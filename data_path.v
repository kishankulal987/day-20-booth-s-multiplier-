==> flow/design.v <==
`timescale 1ns / 1ps
module data_path(input [4:0]dinA,dinQ,input enableD,loadA,clearA,shiftA,loadQ,shiftQ,clearQ,clearF,loadM,addsub,decc,loadcntr,clearcntr,clk,input [3:0]cycle,output eqz,qm1,qn1);
wire [4:0]a,m,z,q;
wire [3:0]counter;
shift_regA A(z,clk,shiftA,loadA,clearA,a[4],a);
shift_regA Q(dinQ,clk,shiftQ,loadQ,clearQ,a[0],q);
pipoM M(dinA,clk,loadM,m);
addsub adder(a,m,addsub,z);
d_flipflop F(clk,clearF,q[0],enableD,qm1);
counter C(cycle,clk,decc,loadcntr,clearcntr,counter);
assign eqz=~|counter;
assign qn1=q[0];
endmodule
module shift_regA(input [4:0]din, input clk, shift, load, clear, s_in, output reg [4:0]dout);
initial dout = 0;
always @(posedge clk)
begin
    if(clear) dout <= 0;
    else if(load) dout <= din;
    else if(shift) dout <= {s_in, dout[4:1]};  
end
endmodule
module pipoM(input [4:0]din,input clk,load,output reg [4:0]dout);
initial dout = 0;
always @(posedge clk)
begin
if(load) dout<=din;
end
endmodule
module counter(input [3:0]din,input clk,decc, load,clr,output reg [3:0]dout);
always @(posedge clk)
begin
if(clr) dout<=0;
else if(load) dout<=din;
else if(decc) dout<=dout-1;
end
endmodule
module addsub(input [4:0]a,b,input addsub,output [4:0]dout);
assign dout=(addsub)?a+b:a-b;
endmodule
module d_flipflop(input clk,clear,din,enable,output reg dout);
always @(posedge clk)
begin
if(clear) dout<=0;
else if(enable) dout<=din;
end
endmodule
# Tool chain data of data_path
# Tool output for the design above, in the order of the flow.
# Line numbers count from 1 in the design file above.
# Cell names lack the library's common part.
# The mark -- stands for no value.
# design
top,data_path
clk_port,clk
lib,sky130hd
corner,tt_025C_1v80

# After elaboration
# Counts by Yosys on the flattened word-level netlist (proc, flatten, opt, wreduce; memories kept). Register bits leave out memories and registers merged into their read ports (data or address). Print and check cells are left out. Cells with the same type and inputs are merged into one.
# word_totals
output_inout_bits,3
word_cells,21
ff_bits,20
# classes
add_sub_neg,3
muxes,7
reduce_and_logical,5
# op_table
cell,n
5-bit 2-to-1 mux,4
4-bit 2-to-1 mux,3
2-bit nonzero test,3
5-bit adder,1
5-bit subtractor,1
4-bit by 1-bit subtractor with 4-bit output (second input constant),1
4-bit OR reduction,1
1-bit zero test,1

# Depth
# Longest topological path by Yosys (ltp), each cell counted once; first at word level (registers and memories cut), then after technology mapping (sequential cells cut; the memories' decode and read muxes count).
# depth
depth_word,3
ABC_AREA,0
ltp_mapped,9
depth_no_buf,9

# Netlist
# The flow's flattened synthesis, as Yosys stat reports it; memories are mapped. The netlist is that of the ABC_AREA named above (0 if unset); the other value can give another one.
# by_type
type,n
dfxtp_1,15
edfxtp_1,5
mux2i_1,11
nor2_1,25
ha_1,7
a21oi_1,11
a211oi_1,5
xnor2_1,4
xor2_1,3
fa_1,1
nor2b_1,3
clkbuf_1,4
inv_1,4
nand3_1,3
a211oi_2,1
and4bb_2,1
mux2_1,1
mux2_2,1
# Other cell types: 7; their cells: 8.
# mapped
flip_flops,20
seqArea_um2,450.4
yosys_area_um2,1081.0
cells,113
# By module: a second synthesis without flattening, with its own total; a netlist apart from the flattened one above.
# hier_totals
hier_cells,102
area_unflattened_um2,1108.6
# Each row is one instance without its submodules.
# by_module
mod,seq_area_um2,n_inst,mod_area_um2,cells
shift_regA,100.1,2,234.0,22
counter,80.1,1,226.5,25
addsub,0.0,1,217.7,24
pipoM,150.1,1,150.1,5
d_flipflop,20.0,1,33.8,3
data_path,0.0,1,12.5,1

# Worst setup path after synthesis
# OpenSTA on the mapped netlist: ideal clock, no wires. The path of least setup slack (recovery checks aside). Input and output delay are each 20% of the period. Register names are those of the netlist, which keeps one name where synthesis merged equal registers.
# synth_path
kind,input to register
from,in addsub
to,reg A.dout[4]
delay_ns,1.485
t_arrival_ns,2.318
slack_ns,2.339
driving_pins,6
setup_time_ns,0.123
in_delay_ns,0.956
period_ns,4.78
synth_period_reached_ns,2.441
# "delay_ns" = arrival - input delay + setup time.
# "driving_pins": output pins that drive a net of the path, with the launching flip-flop's if there is one; two outputs of one cell count as two.
# "synth_period_reached_ns" = period - worst setup slack (recovery checks aside). The figure is calculated, with input and output delays left at 20% of the set period.
# Between the ends stands the longest chain of elaborated cells between them, by number of cells; it is not shown to be the way that was timed. Of several equally long chains one is given.
# A line is the first line of the expression or statement that the cell stems from. Yosys adds cells for indexed reads and writes and turns some case tables into memories.
# A register here has more assigning lines than the two given.
# synth_between
cell_sequence,mux2_2 fa_1 nand3_1 nand3_1 mux2i_1 mux2_1
elab_chain_len,2
# synth_rtl
element,line_no,source
from (decl),2,"module data_path(input [4:0]dinA,dinQ,input enableD,loadA,clearA,shiftA,loadQ,shiftQ,clearQ,clearF,loadM,addsu ..."
5-bit 2-to-1 mux,39,assign dout=(addsub)?a+b:a-b;
5-bit 2-to-1 mux,19,else if(load) dout <= din;
to (assign),19,
to (assign),20,"else if(shift) dout <= {s_in, dout[4:1]};"
to (decl),14,"module shift_regA(input [4:0]din, input clk, shift, load, clear, s_in, output reg [4:0]dout);"

# Timing after layout
# Path of least setup slack in the final report of stored run 1 (OpenROAD, finished layout, wires in). Where an end is a register, its clock arrival counts in the times.
# layout_path
kind,input to register
from,in addsub
to,reg A.dout[4]
setup_time_ns,0.11
t_arrival_ns,2.58
driving_pins,7
in_delay_ns,0.69
slack_ns,1.03
period_ns,3.46
# Between the ends stands the longest chain of elaborated cells between them, by number of cells; it is not shown to be the way that was timed. Of several equally long chains one is given.
# A register here has more assigning lines than the two given.
# layout_between
cell_sequence,dlygate4sd2_1 mux2_2 fa_1 nand3_1 nand3_1 mux2i_1 mux2_1
elab_chain_len,2
# layout_rtl
element,line_no,source
from (decl),2,"module data_path(input [4:0]dinA,dinQ,input enableD,loadA,clearA,shiftA,loadQ,shiftQ,clearQ,clearF,loadM,addsu ..."
5-bit 2-to-1 mux,39,assign dout=(addsub)?a+b:a-b;
5-bit 2-to-1 mux,19,else if(load) dout <= din;
to (assign),19,
to (assign),20,"else if(shift) dout <= {s_in, dout[4:1]};"
to (decl),14,"module shift_regA(input [4:0]din, input clk, shift, load, clear, s_in, output reg [4:0]dout);"

# Measured data: module data_path, platform sky130hd, 2 stored runs of the flow under differing settings, order arbitrary. Input and output delays are each 20% of the period that was set; the output load is 0.01 pF.
# By "achievedPeriod_ns" is meant the clock period of the run minus its worst setup slack. This is arithmetic on one report: input and output delays are still those of the set period (20% each).
# "worst_path_time_ns": the worst setup path's part of the clock period (all of it between registers, 20% less for each end at a port) less its slack. A launch clock that arrives late makes it longer, a capture clock that arrives late makes it shorter.
# "power_total_uw" is the tool's figure for a default switching activity; nothing was simulated.
# Settings: - = not set for that run.
stored run,period_ns,CORE_UTILIZATION,SETUP_SLACK_MARGIN,PLACE_DENSITY,CORE_ASPECT_RATIO,CORE_MARGIN,CELL_PAD_IN_SITES_DETAIL_PLACEMENT,CTS_CLUSTER_SIZE,CTS_CLUSTER_DIAMETER,SLEW_MARGIN,CAP_MARGIN,PLACE_DENSITY_LB_ADDON,HOLD_SLACK_MARGIN,TNS_END_PERCENT,GPL_ROUTABILITY_DRIVEN,power_total_uw,achievedPeriod_ns,fin_util_pct,post_synth_area_um2,worst_path_time_ns,critical_path_kind,final_stdcell_area_um2,die_footprint_um2,setupTns_ns,worstSetupSlack_ns,hold_worst_slack_ns
stored run 1,3.46,39,0.83,0.73,0.67,10,1,44,257,15,20,-,-,-,-,679.3,2.427,56.7,1081.0,1.74,input to register,1478.9,5320.2,0.000,1.033,0.517
stored run 2,1.46,20,-,-,0.53,4,0,-,291,20,10,0.06,0.28,90,0,1594,2.120,33.0,1081.0,2.12,register to register,1720.4,6705.3,-1.766,-0.660,0.501
